==> flow/design.v <==
module packer(
    input           aclk,
    input           aresetn,
    input [7:0]     r,g,b,
    input           eol,
    output          in_stream_ready,
    input           valid,
    input           sof, 
    output [31:0]   out_stream_tdata,
    output [3:0]    out_stream_tkeep,
    output          out_stream_tlast,
    input           out_stream_tready,
    output          out_stream_tvalid,
    output [0:0]    out_stream_tuser 
);
reg [1:0]       state_reg = 2'b0;
wire [1:0]      state = sof ? 2'b00 : state_reg;
wire            state0 = (state == 2'b0);
reg             sof_reg;
reg [7:0]       last_r, last_g, last_b;
reg [31:0]      tdata;
reg             tvalid;
reg             ready;
always @(posedge aclk)begin
    if(aresetn) begin
        if (valid) begin
            if (state0 | out_stream_tready) begin
                if (eol) begin
                    state_reg <= 2'b0;
                end
                else begin
                    state_reg <= state + 2'b1;
                end
                last_r <= r;
                last_g <= g;
                last_b <= b;
            end
            if (sof) begin
                sof_reg <= 1'b1;
            end
            else if (valid & out_stream_tready) begin
                sof_reg <= 1'b0;
            end
        end
    end
    else begin
        state_reg <= 2'b0;
        sof_reg <= 1'b0;
    end
end
always @* begin
    case ({state})
        2'b00 : 
            begin 
                tdata = {g, last_r, last_b, last_g};  
                tvalid = 1'b0;
                ready = 1'b1;
            end
        2'b01 :
            begin 
                tdata = {g, last_r, last_b, last_g};
                tvalid = valid;
                ready = out_stream_tready;
            end
        2'b10 : 
            begin 
                tdata = {b, g, last_r, last_b};
                tvalid = valid;
                ready = out_stream_tready;
            end
        2'b11 : 
            begin 
                tdata = {r, b, g, last_r};
                tvalid = valid;
                ready = out_stream_tready;
            end
        default : 
            begin 
                tdata = {g, last_r, last_b, last_g};  
                tvalid = 1'b0;
                ready = 1'b1;
            end
    endcase
end
assign in_stream_ready = ready;
assign out_stream_tlast = eol;  
assign out_stream_tuser = sof_reg;
assign out_stream_tkeep = 4'hf;  
assign out_stream_tdata = tdata;
assign out_stream_tvalid = tvalid;
endmodule
Tool chain data of packer
Tool output for the design above, in the order of the flow.
Lines are those of the file above, counted from 1.
Operators: Yosys type, input widths -> output width; for muxes data width and select width s.
Cell names lack the library's common part.
A cell with n/a has no value.
Design
  design top: packer
  clock: aclk
  library: sky130hd
  timing corner: tt_025C_1v80

After elaboration
Counts by Yosys on the flattened word-level netlist (proc, flatten, opt, wreduce; memories kept). Register bits leave out memories and registers merged into their read ports (data or address). Print and check cells are left out. Cells with the same type and inputs are merged into one.
Word-level totals
  flip-flop bits (word level): 27
  bits in latches: 0
  bits in writable memories: 0
  ROM bits: 0
  word width x clocked read ports: 0
  memory cells: 0
  input bits: 30
  cells after elaboration: 25
Operators by class
  add/sub/neg operators: 1
  multiply operators: 0
  divide/modulo/power cells: 0
  magnitude comparators: 0
  equality and inequality tests: 3
  shift operators: 0
  multiplexer cells: 7
  bitwise operators: 2
  reductions and logical operators: 7
Operators with widths (count)
  $pmux 32 s3: 1
  $eq 2x2->1 const B: 2
  $reduce_and 2->1: 2
  $pmux 1 s2: 2
  $mux 2: 2
  $reduce_and 3->1: 1
  $reduce_or 3->1: 1
  $add 2x1->2 const B: 1
  $eq 2x1->1 const B: 1
  $logic_not 2->1: 1
  $reduce_bool 2->1: 1
  $reduce_or 2->1: 1
  $mux 1: 2
  $and 1x1->1: 1
  $or 1x1->1: 1

Depth
Yosys ltp: most cells in a row. Word level: on the elaborated netlist, between registers, memories and ports. Mapped: between sequential cells and ports; inverters and the memories' decode and read muxes count.
Depth
  depth after elaboration: 4
  ABC_AREA: 0
  mapped depth: 7
  gate-level depth less buffers: 5

Mapped cells and area
Yosys stat after the flow's synthesis: flattened, memories mapped to cells. It holds for the ABC_AREA given above (unset counts as 0); a run with the other value may have another netlist.
The area totals of this step are shown rounded.
Cell types
  edfxtp_1: count 24, area in all 720.691 µm²
  mux2i_1: count 32, area in all 320.307 µm²
  o21ai_0: count 32, area in all 160.154 µm²
  nand2_1: count 35, area in all 131.376 µm²
  dfxtp_1: count 3, area in all 60.058 µm²
  buf_4: count 6, area in all 45.043 µm²
  buf_6: count 3, area in all 33.782 µm²
  buf_2: count 5, area in all 25.024 µm²
  or3b_1: count 2, area in all 17.517 µm²
  nand2b_4: count 1, area in all 13.763 µm²
  ha_1: count 1, area in all 12.512 µm²
  a21oi_1: count 2, area in all 10.01 µm²
  o21ai_2: count 1, area in all 8.758 µm²
  a22oi_1: count 1, area in all 7.507 µm²
  nor2_1: count 2, area in all 7.507 µm²
  nand2b_1: count 1, area in all 6.256 µm²
  nor2b_1: count 1, area in all 6.256 µm²
  or2_2: count 1, area in all 6.256 µm²
Other cell types: 4; their cells: 4.
Synthesis totals
  cells in the netlist: 157
  cell area after synthesis: 1609 µm²
  sequential area: 780.7 µm²
  flip-flop cells: 27
  buffer cells: 16

Timing after synthesis
Source: OpenSTA report_checks on the synthesized netlist (no wires, ideal clock, input and output delay 20% of the period each), path of least setup slack; recovery checks are left aside. Register names are those of the netlist, which keeps one name where synthesis merged equal registers.
Path after synthesis
  kind: input to register
  start: input port sof
  end: register last_b[0]
  clock period: 3740 ps
  library setup time: 405 ps
  launch time at the first pin: 748 ps
  arrival time: 2510 ps
  setup slack: 826 ps
  delay of the path: 2167 ps
  stages: 6
  path buffers: 2
  synthesis period reached: 2914 ps
"delay of the path" is the arrival time less input delay plus setup time.
"stages": output pins that drive a net of the path, with the launching flip-flop's if there is one; two outputs of one cell count as two.
"synthesis period reached" = period - worst setup slack (recovery checks aside). The figure is calculated, with input and output delays left at 20% of the set period.
The rows between start and end are the longest chain of elaborated cells between them; the timing report does not say that the signal goes this way. Where chains are equally long, one stands for them.
Each line given opens the expression or statement behind the cell; cells for indexed reads and writes are added by Yosys, which also makes memories of some case tables.
Between the ends, after synthesis
  cells stage by stage: nand2b_1 > buf_2 > buf_2 > ha_1 > o21ai_2 > nor2_1
  length of the longest elaborated chain: 4
RTL lines, path after synthesis
  from (decl): RTL line 8  | input           sof,
  $mux 2: RTL line 17  | wire [1:0]      state = sof ? 2'b00 : state_reg;
  $logic_not 2->1: RTL line 18  | wire            state0 = (state == 2'b0);
  $or 1x1->1: RTL line 27  | if (state0 | out_stream_tready) begin
  $reduce_and 3->1
  to (assign): RTL line 36  | last_b <= b;
  to (decl): RTL line 20  | reg [7:0]       last_r, last_g, last_b;

Path in the finished layout
Path of least setup slack in the final report of run 2 (OpenROAD, finished layout, wires in). Where an end is a register, its clock arrival counts in the times.
The path's times are printed in steps of 10 ps; the period is the one set.
Path post-layout
  kind: input to output
  start: input port sof
  end: output port in_stream_ready
  clock period: 2520 ps
  output delay: 500 ps
  launch time at the first pin: 500 ps
  arrival time: 1950 ps
  setup slack: 60 ps
  stages: 5
  path buffers: 2
The rows between start and end are the longest chain of elaborated cells between them; the timing report does not say that the signal goes this way. Where chains are equally long, one stands for them.
Between the ends, post-layout
  cells stage by stage: clkdlybuf4s50_1 > nand2b_4 > ha_1 > or2_2 > dlygate4sd2_1
  length of the longest elaborated chain: 4
RTL lines, path post-layout
  from (decl): RTL line 8  | input           sof,
  $mux 2: RTL line 17  | wire [1:0]      state = sof ? 2'b00 : state_reg;
  $eq 2x2->1: RTL line 52  | case ({state})
  $reduce_or 3->1
  $pmux 1 s2: RTL line 52
  to (decl): RTL line 6  | output          in_stream_ready,

Wiki page: packer / flow data

Below are 2 stored runs of the flow (Yosys, OpenROAD; platform sky130hd) on packer, each with its settings and what was measured, unordered. Constraints: input delay and output delay 20% of the set period each, output load 0.01 pF.
"achieved clock period": clock period set for the run, less the worst setup slack. It is reckoned from that one timing run; input and output delays stay at 20% of the period that was set.
By "worst setup path time" is meant the share of the clock period that the worst setup path is allowed (20% is reserved at inputs, 20% at outputs), minus its slack. Clock arrival times at its registers enter into it.
"power": no workload was simulated; the value follows from the tool's default switching activity.
"worst setup path time" is known to 10 ps.
Values from the reports are rounded here.

Run 1
==> flow/run.sh <==
#!/bin/bash
# the make line also repeats the synthesis and layout settings of config.mk as NAME=value (left out here)
make -C /OpenROAD-flow-scripts/flow DESIGN_CONFIG=/design/flow/config.mk WORK_HOME=/design/flow/orfs CLKGATE_MAP_FILE= finish
==> flow/config.mk <==
export PLATFORM = sky130hd
export DESIGN_NAME = packer
export DESIGN_NICKNAME = packer
export VERILOG_FILES = /design/flow/design.v
export SDC_FILE = /design/flow/constraint.sdc
export NUM_CORES = 4
export LEC_CHECK = 0
export CAP_MARGIN = 20
export CELL_PAD_IN_SITES_DETAIL_PLACEMENT = 1
export CORE_MARGIN = 2
export CORE_UTILIZATION = 72
export MAX_ROUTING_LAYER = met4
export PLACE_DENSITY_LB_ADDON = 0.27
export SETUP_SLACK_MARGIN = 0.87
export SLEW_MARGIN = 20
==> flow/constraint.sdc <==
create_clock -name core_clock -period 4.54 [get_ports {aclk}]
set_input_delay 0.9080 -clock core_clock [delete_from_list [all_inputs] [get_ports {aclk}]]
set_output_delay 0.9080 -clock core_clock [all_outputs]
set_load 0.01 [all_outputs]

==> results of run 1 <==
did not finish, placement stopped with FLW-0024

Run 2
==> flow/run.sh <==
#!/bin/bash
# the make line also repeats the synthesis and layout settings of config.mk as NAME=value (left out here)
make -C /OpenROAD-flow-scripts/flow DESIGN_CONFIG=/design/flow/config.mk WORK_HOME=/design/flow/orfs CLKGATE_MAP_FILE= finish
==> flow/config.mk <==
export PLATFORM = sky130hd
export DESIGN_NAME = packer
export DESIGN_NICKNAME = packer
export VERILOG_FILES = /design/flow/design.v
export SDC_FILE = /design/flow/constraint.sdc
export NUM_CORES = 4
export LEC_CHECK = 0
export CAP_MARGIN = 20
export CORE_MARGIN = 2
export CORE_UTILIZATION = 40
export SLEW_MARGIN = 20
==> flow/constraint.sdc <==
create_clock -name core_clock -period 2.52 [get_ports {aclk}]
set_input_delay 0.5040 -clock core_clock [delete_from_list [all_inputs] [get_ports {aclk}]]
set_output_delay 0.5040 -clock core_clock [all_outputs]
set_load 0.01 [all_outputs]

==> results of run 2 <==
chip area after synthesis (Yosys): 1609 µm²
die area: 4546 µm²
standard-cell area of the final layout: 2312 µm²
worst setup slack after layout: 62 ps
total negative slack: 0 ps
worst hold slack: 495 ps
power: 0.0009657 W
achieved clock period: 2458 ps
worst setup path time: 1450 ps
worst setup path kind: input to output
