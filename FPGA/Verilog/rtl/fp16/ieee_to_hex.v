==> flow/design.v <==
module ieee_to_hex (
    input               clk,
    input               rst,
    input wire [15:0]   float_in,
    output reg [15:0]   int_out
);
reg [15:0] next_val;
reg [4:0] exponent;
reg [9:0] mantissa;
always @(*) begin 
    exponent = float_in[14:10];
    if(exponent == 5'h0 || exponent == 5'h1F || exponent < 5'd15) next_val = 16'b0;
    else begin
        exponent = exponent - 5'd15;
        mantissa = float_in[9:0];
        next_val = {5'b0, 1'b1, mantissa};
        if(exponent <= 5'd10) begin
            next_val = next_val >> (5'd10 - exponent);
        end else begin
            next_val = next_val << (exponent - 5'd10);
        end
    end
end
always @(posedge clk) begin 
    if(rst) int_out <= 16'b0;
    else int_out <= next_val;
end
endmodule
======== Tool chain data of ieee_to_hex ========
Tool output for the design above, in the order of the flow.
Line numbers count from 1 in the design file above.
Cell names lack the library's common part.
Not given: --
set-up
  top module .............................. ieee_to_hex
  clock ................................... clk
  cell library ............................ sky130hd
  corner .................................. tt_025C_1v80

======== After elaboration ========
Source: Yosys, flattened and elaborated, memories not mapped. Widths are those after wreduce. Registers that Yosys merges into a memory's read port (data or address) are not register bits. Print and check cells do not count. Equal cells are merged and count once.
bit counts
  register bits after elaboration ......... 16
  input bits .............................. 18
  elaborated cells ........................ 14
  output and inout bits ................... 16
operators by class
  shifts and indexed selects .............. 2
  eq/ne operators ......................... 1
  muxes and demuxes ....................... 1
  reductions and logical operators ........ 4
  $lt $le $gt $ge ......................... 2
  add/sub/neg operators ................... 3
operators with widths
  operator                                                         number
  << shifter 11 x 5 -> 16 bit                                      1
  >> shifter 11 x 5 -> 16 bit                                      1
  2-to-1 mux 16 bit                                                1
  subtractor 5 x 4 -> 5 bit (second input constant)                2
  subtractor 4 x 5 -> 5 bit (first input constant)                 1
  less-or-equal comparator 5 x 4 -> 1 bit (second input constant)  1
  less-than comparator 5 x 4 -> 1 bit (second input constant)      1
  == test 5 bit (second input constant)                            1
  zero test 5 bit                                                  1
  logical OR 1 bit                                                 2
  OR reduction 2 bit                                               1

======== Longest topological paths ========
Longest topological path by Yosys (ltp), each cell counted once; first at word level (registers and memories cut), then after technology mapping (sequential cells cut; the memories' decode and read muxes count).
depth
  depth after elaboration ................. 4
  ABC_AREA ................................ 0
  gate-level depth with buffers ........... 13
  depth with buffers taken out ............ 8

======== Mapped cells and area ========
Yosys stat after the flow's synthesis: flattened, memories mapped to cells. It holds for the ABC_AREA given above (unset counts as 0); a run with the other value may have another netlist.
synthesis totals
  buffer cells ............................ 17
  mapped area ............................. 1697.9 sq um
  cells in the netlist .................... 225
  area of sequential cells ................ 320.3 sq um
  flip-flop cells ......................... 16
cell types
  type      number  area in all (sq um)
  dfxtp_1   16      320.307
  nor2_1    27      101.347
  mux2i_1   10      100.096
  mux2_2    8       90.086
  a21oi_1   17      85.082
  o21ai_0   13      65.062
  xnor2_1   7       61.309
  nand2_1   15      56.304
  a211oi_1  7       52.55
  ha_1      4       50.048
  nor2b_1   7       43.792
  buf_2     6       30.029
  o21a_1    4       30.029
  or4_1     4       30.029
  clkbuf_1  7       26.275
  nand4b_1  3       26.275
  a31oi_1   4       25.024
  or3_1     4       25.024
Other cell types: 40; their cells: 62.

======== Path before layout ========
Path of least setup slack by OpenSTA after synthesis, without wires, with an ideal clock, recovery checks aside; 20% of the period is set as input and as output delay. Where synthesis merged equal registers, the netlist keeps one of their names.
timing path after synthesis
  kind .................................... input to register
  start ................................... in float_in[10]
  end ..................................... reg int_out[8]
  data required time ...................... 4.022 ns
  delay of the path ....................... 2.774 ns
  path buffers ............................ 5
  external input delay .................... 0.822 ns
  arrival time ............................ 3.508 ns
  stages .................................. 13
  period .................................. 4.11 ns
  slack ................................... 0.513 ns
  time at the first pin ................... 0.822 ns
  setup time .............................. 0.088 ns
  period reached after synthesis .......... 3.597 ns
"delay of the path" = arrival - input delay + setup time.
"stages": output pins that drive a net of the path, with the launching flip-flop's if there is one; two outputs of one cell count as two.
"period reached after synthesis" is the clock period less the worst setup slack; recovery checks do not enter. This is arithmetic on one report: input and output delays are still those of the set period (20% each).
The rows between start and end are the longest chain of elaborated cells between them; the timing report does not say that the signal goes this way. Where chains are equally long, one stands for them.
Each line given opens the expression or statement behind the cell; cells for indexed reads and writes are added by Yosys, which also makes memories of some case tables.
on the way, after synthesis
  cell sequence ........................... buf_2 -> buf_2 -> buf_2 -> clkinv_1 -> ha_1 -> buf_2 -> or3_1 -> nand2_1 -> a211oi_1 -> or4_1 -> buf_2 -> nand2b_4 -> o32ai_2
  length of the longest elaborated chain .. 4
  elaborated cells between the ends (all ways) .. 13
  source lines of those cells ............. 5
  those cells by class .................... 3 x add/sub; 2 x compare; 1 x eq/ne; 2 x shift; 1 x mux; 4 x reduce/logical
ends and longest elaborated chain, after synthesis
  element                      line  source
  start: declaration           4     input wire [15:0]   float_in,
  subtractor 5 x 4 -> 5 bit    14    exponent = exponent - 5'd15;
  subtractor 5 x 4 -> 5 bit    20    next_val = next_val << (exponent - 5'd10);
  << shifter 11 x 5 -> 16 bit  20
  2-to-1 mux 16 bit            17    if(exponent <= 5'd10) begin
  end: assignment              25    if(rst) int_out <= 16'b0;
  end: assignment              26    else int_out <= next_val;
  end: declaration             5     output reg [15:0]   int_out

FLOW RESULTS
============

ieee_to_hex on sky130hd: 2 stored runs with different settings, listed in no order. Input and output delays are each 20% of the period that was set; the output load is 0.01 pF.

======== run 1 ========
==> flow/run.sh <==
#!/bin/bash
# the make line also repeats the synthesis and layout settings of config.mk as NAME=value (left out here)
make -C /OpenROAD-flow-scripts/flow DESIGN_CONFIG=/design/flow/config.mk WORK_HOME=/design/flow/orfs CLKGATE_MAP_FILE= finish
==> flow/config.mk <==
export PLATFORM = sky130hd
export DESIGN_NAME = ieee_to_hex
export DESIGN_NICKNAME = ieee_to_hex
export VERILOG_FILES = /design/flow/design.v
export SDC_FILE = /design/flow/constraint.sdc
export NUM_CORES = 4
export LEC_CHECK = 0
export CAP_MARGIN = 30
export CELL_PAD_IN_SITES_DETAIL_PLACEMENT = 1
export CORE_MARGIN = 3
export CORE_UTILIZATION = 72
export CTS_CLUSTER_SIZE = 59
export PLACE_DENSITY_LB_ADDON = 0.13
export SLEW_MARGIN = 5
export TNS_END_PERCENT = 55
==> flow/constraint.sdc <==
create_clock -name core_clock -period 2.87 [get_ports {clk}]
set_input_delay 0.5740 -clock core_clock [delete_from_list [all_inputs] [get_ports {clk}]]
set_output_delay 0.5740 -clock core_clock [all_outputs]
set_load 0.01 [all_outputs]

-------- run 1 --------
  incomplete, placement halted on FLW-0024

======== run 2 ========
==> flow/run.sh <==
#!/bin/bash
# the make line also repeats the synthesis and layout settings of config.mk as NAME=value (left out here)
make -C /OpenROAD-flow-scripts/flow DESIGN_CONFIG=/design/flow/config.mk WORK_HOME=/design/flow/orfs CLKGATE_MAP_FILE= finish
==> flow/config.mk <==
export PLATFORM = sky130hd
export DESIGN_NAME = ieee_to_hex
export DESIGN_NICKNAME = ieee_to_hex
export VERILOG_FILES = /design/flow/design.v
export SDC_FILE = /design/flow/constraint.sdc
export NUM_CORES = 4
export LEC_CHECK = 0
export ABC_AREA = 0
export CAP_MARGIN = 20
export CELL_PAD_IN_SITES_DETAIL_PLACEMENT = 2
export CORE_MARGIN = 2
export CORE_UTILIZATION = 71
export GPL_TIMING_DRIVEN = 0
export HOLD_SLACK_MARGIN = 0.15
export PLACE_DENSITY_LB_ADDON = 0.02
export SETUP_SLACK_MARGIN = -0.07
export SLEW_MARGIN = 20
==> flow/constraint.sdc <==
create_clock -name core_clock -period 3.51 [get_ports {clk}]
set_input_delay 0.7020 -clock core_clock [delete_from_list [all_inputs] [get_ports {clk}]]
set_output_delay 0.7020 -clock core_clock [all_outputs]
set_load 0.01 [all_outputs]

-------- run 2 --------
  incomplete, placement halted on FLW-0024
