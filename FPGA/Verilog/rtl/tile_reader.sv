==> flow/design.v <==
module tile_reader #(
    parameter   BASE_ADDR   = 12'h000,
    parameter   TILE_W      = 24,
    parameter   TILE_H      = 24,
    parameter   WORD_BITS   = 256,
    parameter   PIX_BITS    = 8
)(
    input  logic               clk,
    input  logic               rst_n,
    input  logic               advance_pixel,   
    output logic [7:0]         pixel,
    output logic               pixel_valid,
    output logic [11:0]        bram_addr,
    input  logic [WORD_BITS-1:0] bram_rdata
);
    logic [$clog2(TILE_W)-1:0] tile_x;  
    logic [$clog2(TILE_H)-1:0] tile_y;  
    logic [WORD_BITS-1:0] row_buf;
    logic                 row_buf_valid;
    assign bram_addr = BASE_ADDR + tile_y;
    typedef enum logic [1:0] {FETCH, WAIT1, WAIT2, STREAM} state_t;
    state_t state, next;
    always_comb begin
        next = state;
        case (state)
            FETCH : next = WAIT1;
            WAIT1 : next = WAIT2;
            WAIT2 : next = STREAM;
            STREAM: begin
                if (pixel_valid && advance_pixel && tile_x == TILE_W-1)
                    next = FETCH;
            end
        endcase
    end
    always_ff @(posedge clk) begin
        if (!rst_n) begin
            state         <= FETCH;
            tile_x        <= 0;
            tile_y        <= 0;
            row_buf_valid <= 1'b0;
        end else begin
            state <= next;
            case (state)
                FETCH: ;
                WAIT1: ;
                WAIT2: begin
                    row_buf       <= bram_rdata;
                    row_buf_valid <= 1'b1;
                    tile_x        <= 0;  
                end
                STREAM: if (pixel_valid && advance_pixel) begin
                    if (tile_x == TILE_W-1) begin
                        tile_x   <= 0;
                        tile_y   <= (tile_y == TILE_H-1) ? 0 : tile_y + 1;
                        row_buf_valid <= 1'b0;  
                    end else begin
                        tile_x   <= tile_x + 1;
                    end
                end
            endcase
        end
    end
    logic [$clog2(WORD_BITS)-1:0] bit_idx;
    assign bit_idx = tile_x * PIX_BITS;
    assign pixel = row_buf[bit_idx +: PIX_BITS];
    assign pixel_valid  = (state == STREAM) && row_buf_valid;
endmodule
Tool chain data of tile_reader:

The steps from the RTL of tile_reader to its reports follow in flow order.
Line numbers count from 1 in the design file above.
The mark - stands for no value.

* design top: tile_reader
* clock: clk
* standard-cell library: sky130hd
* library corner: tt_025C_1v80

Elaborated design:

Source: Yosys, flattened and elaborated, memories not mapped. Widths are those after wreduce. Registers that Yosys merges into a memory's read port (data or address) are not register bits. Print and check cells do not count. Equal cells are merged and count once.

* register bits: 269
* bits in latches: 0
* bits in writable memories: 0
* bits in read-only memories: 0
* clocked read ports x word width: 0
* memory cells: 0
* output and inout port bits: 21
* cells after elaboration: 34

* $add $sub $neg: 2
* $mul: 0
* divide/modulo/power cells: 0
* order comparisons: 0
* eq/ne operators: 8
* shift operators: 1
* mux-type cells: 9
* bitwise logic cells: 0
* reductions and logical operators: 9

Operators by type and width (number)
* variable part select 256 x 9 -> 8 bit: 1
* 2-to-1 mux 5 bit: 3
* adder 5 x 1 -> 5 bit with constant B: 2
* equality test 5 bit with constant B: 2
* parallel mux 5 bit (select 2 bit): 1
* parallel mux 2 bit (select 4 bit): 1
* inequality test 2 bit with constant B: 3
* AND reduction 3 bit: 2
* equality test 2 bit with constant B: 2
* AND reduction 2 bit: 2
* logical AND 1 bit: 3
* equality test 2 x 1 -> 1 bit with constant B: 1
* zero test 2 bit: 1
* nonzero test 2 bit: 1
* parallel mux 1 bit (select 2 bit): 1
* 2-to-1 mux 2 bit: 1
* 2-to-1 mux 1 bit: 2

Longest topological paths:

Yosys ltp: most cells in a row. Word level: on the elaborated netlist, between registers, memories and ports. Mapped: between sequential cells and ports; inverters and the memories' decode and read muxes count.

* word-level depth: 6
* ABC_AREA: 0
* gate-level depth with buffers: 7

After synthesis:

Yosys stat after the flow's synthesis: flattened, memories mapped to cells. It holds for the ABC_AREA given above (unset counts as 0); a run with the other value may have another netlist.

Cells by type (number)
* sky130_fd_sc_hd__edfxtp_1: 256
* sky130_fd_sc_hd__mux4_2: 70
* sky130_fd_sc_hd__dfxtp_1: 15
* sky130_fd_sc_hd__nand2_1: 35
* sky130_fd_sc_hd__buf_4: 13
* sky130_fd_sc_hd__mux2_2: 7
* sky130_fd_sc_hd__mux2i_1: 6
* sky130_fd_sc_hd__and2_1: 9
* sky130_fd_sc_hd__clkbuf_1: 12
* sky130_fd_sc_hd__nor2b_1: 6
* sky130_fd_sc_hd__o21ai_0: 7
* sky130_fd_sc_hd__a21boi_0: 4
* sky130_fd_sc_hd__buf_2: 6
* sky130_fd_sc_hd__nand3_1: 6
* sky130_fd_sc_hd__ha_1: 2
* sky130_fd_sc_hd__a21oi_1: 4
* sky130_fd_sc_hd__nand2b_1: 3
* sky130_fd_sc_hd__o22ai_1: 3

Not listed: further types 21, cells in them 26.

* cells in the netlist: 490
* cell area after synthesis: 10466.3 um^2
* flip-flops: 271
* buffers: 32

Timing after synthesis:

Source: OpenSTA report_checks on the synthesized netlist (no wires, ideal clock, input and output delay 20% of the period each), path of least setup slack; recovery checks are left aside. Register names are those of the netlist, which keeps one name where synthesis merged equal registers.

* path type: input port to flip-flop
* start: input port rst_n
* end: register row_buf[0]
* period: 8.63 ns
* external input delay: 1.726 ns
* library setup time: 0.649 ns
* data arrival time: 7.528 ns
* required time: 7.981 ns
* slack: 0.453 ns
* path delay: 6.451 ns
* stages on the path: 1
* buffers on the path: 0
* synthesis period reached: 8.177 ns

"path delay" is the arrival time less input delay plus setup time.
"stages on the path": output pins that drive a net of the path, with the launching flip-flop's if there is one; two outputs of one cell count as two.
"synthesis period reached" = period - worst setup slack (recovery checks aside). The figure is calculated, with input and output delays left at 20% of the set period.
The rows between start and end are the longest chain of elaborated cells between them; the timing report does not say that the signal goes this way. Where chains are equally long, one stands for them.
Each line given opens the expression or statement behind the cell; cells for indexed reads and writes are added by Yosys, which also makes memories of some case tables.

* cell sequence: sky130_fd_sc_hd__and2_1
* length of the longest elaborated chain: 1
* elaborated cells between the ends (all ways): 1
* RTL lines with such cells: 0
* those cells by class: reduce/logical (1)

RTL lines, path post-synthesis
* from (decl): line 9 `input  logic               rst_n,`
* AND reduction 2 bit
* to (assign): line 47 `row_buf       <= bram_rdata;`
* to (decl): line 18 `logic [WORD_BITS-1:0] row_buf;`

Worst path after layout:

Path of least setup slack in the final report of flow run A (OpenROAD, finished layout, wires in). Where an end is a register, its clock arrival counts in the times.

* path type: flip-flop to output port
* start: register tile_x[1]
* end: output port pixel[7]
* period: 10.2 ns
* external output delay: 2.04 ns
* data arrival time: 3.77 ns
* required time: 8.16 ns
* slack: 4.39 ns
* stages on the path: 7
* buffers on the path: 2

The rows between start and end are the longest chain of elaborated cells between them; the timing report does not say that the signal goes this way. Where chains are equally long, one stands for them.
At most two assigning lines are given for a register; there are more.

* cell sequence: sky130_fd_sc_hd__dfxtp_4 -> sky130_fd_sc_hd__buf_4 -> sky130_fd_sc_hd__mux4_2 -> sky130_fd_sc_hd__mux4_2 -> sky130_fd_sc_hd__nand2_1 -> sky130_fd_sc_hd__nand2_1 -> sky130_fd_sc_hd__clkdlybuf4s50_1
* length of the longest elaborated chain: 1
* elaborated cells between the ends (all ways): 1
* RTL lines with such cells: 1
* those cells by class: shift (1)

RTL lines, path post-layout
* from (decl): line 16 `logic [$clog2(TILE_W)-1:0] tile_x;`
* from (assign): line 38 `tile_x        <= 0;`
* from (assign): line 57 `tile_x   <= tile_x + 1;`
* variable part select 256 x 9 -> 8 bit: line 65 `assign pixel = row_buf[bit_idx +: PIX_BITS];`
* to (decl): line 11 `output logic [7:0]         pixel,`

FLOW RESULTS
============

Measured results for tile_reader: 2 stored runs of the Yosys and OpenROAD flow on sky130hd. The settings differ; the order carries no meaning. The constraints put input and output delay at 20% of the set period each and load the outputs with 0.01 pF.
"period reached" = clock period - worst setup slack. The figure is calculated, with input and output delays left at 20% of the set period.
"total power of the final layout" is the tool's figure for a default switching activity; nothing was simulated.

### Flow run A

Settings: `period_ns=10.2`, `SETUP_SLACK_MARGIN=-0.08`, `CAP_MARGIN=20`, `CORE_MARGIN=2`, `CORE_UTILIZATION=40`, `SLEW_MARGIN=20`

- Netlist area reported by Yosys: 10,466.3 um^2
- Area inside the die boundary: 27,476.4 um^2
- Utilization: 0.558
- Worst setup slack after layout: 4.385 ns
- Sum of negative setup slack: 0.000 ns
- Post-route worst hold slack: 0.418 ns
- Total power of the final layout: 2.404 mW
- Period reached: 5.815 ns

### Flow run B

Settings: `period_ns=16.8`, `CORE_UTILIZATION=42`, `SETUP_SLACK_MARGIN=3.48`, `PLACE_DENSITY_LB_ADDON=0.12`, `CORE_MARGIN=3`, `CELL_PAD_IN_SITES_GLOBAL_PLACEMENT=2`, `CELL_PAD_IN_SITES_DETAIL_PLACEMENT=1`, `TNS_END_PERCENT=55`, `ABC_AREA=1`, `GPL_ROUTABILITY_DRIVEN=1`, `CTS_CLUSTER_DIAMETER=212`, `MIN_ROUTING_LAYER=met1`, `CAP_MARGIN=20`, `SLEW_MARGIN=20`

- Netlist area reported by Yosys: 11,190.7 um^2
- Area inside the die boundary: 28,638.8 um^2
- Utilization: 0.573
- Worst setup slack after layout: 9.538 ns
- Sum of negative setup slack: 0.000 ns
- Post-route worst hold slack: 0.414 ns
- Total power of the final layout: 1.551 mW
- Period reached: 7.262 ns
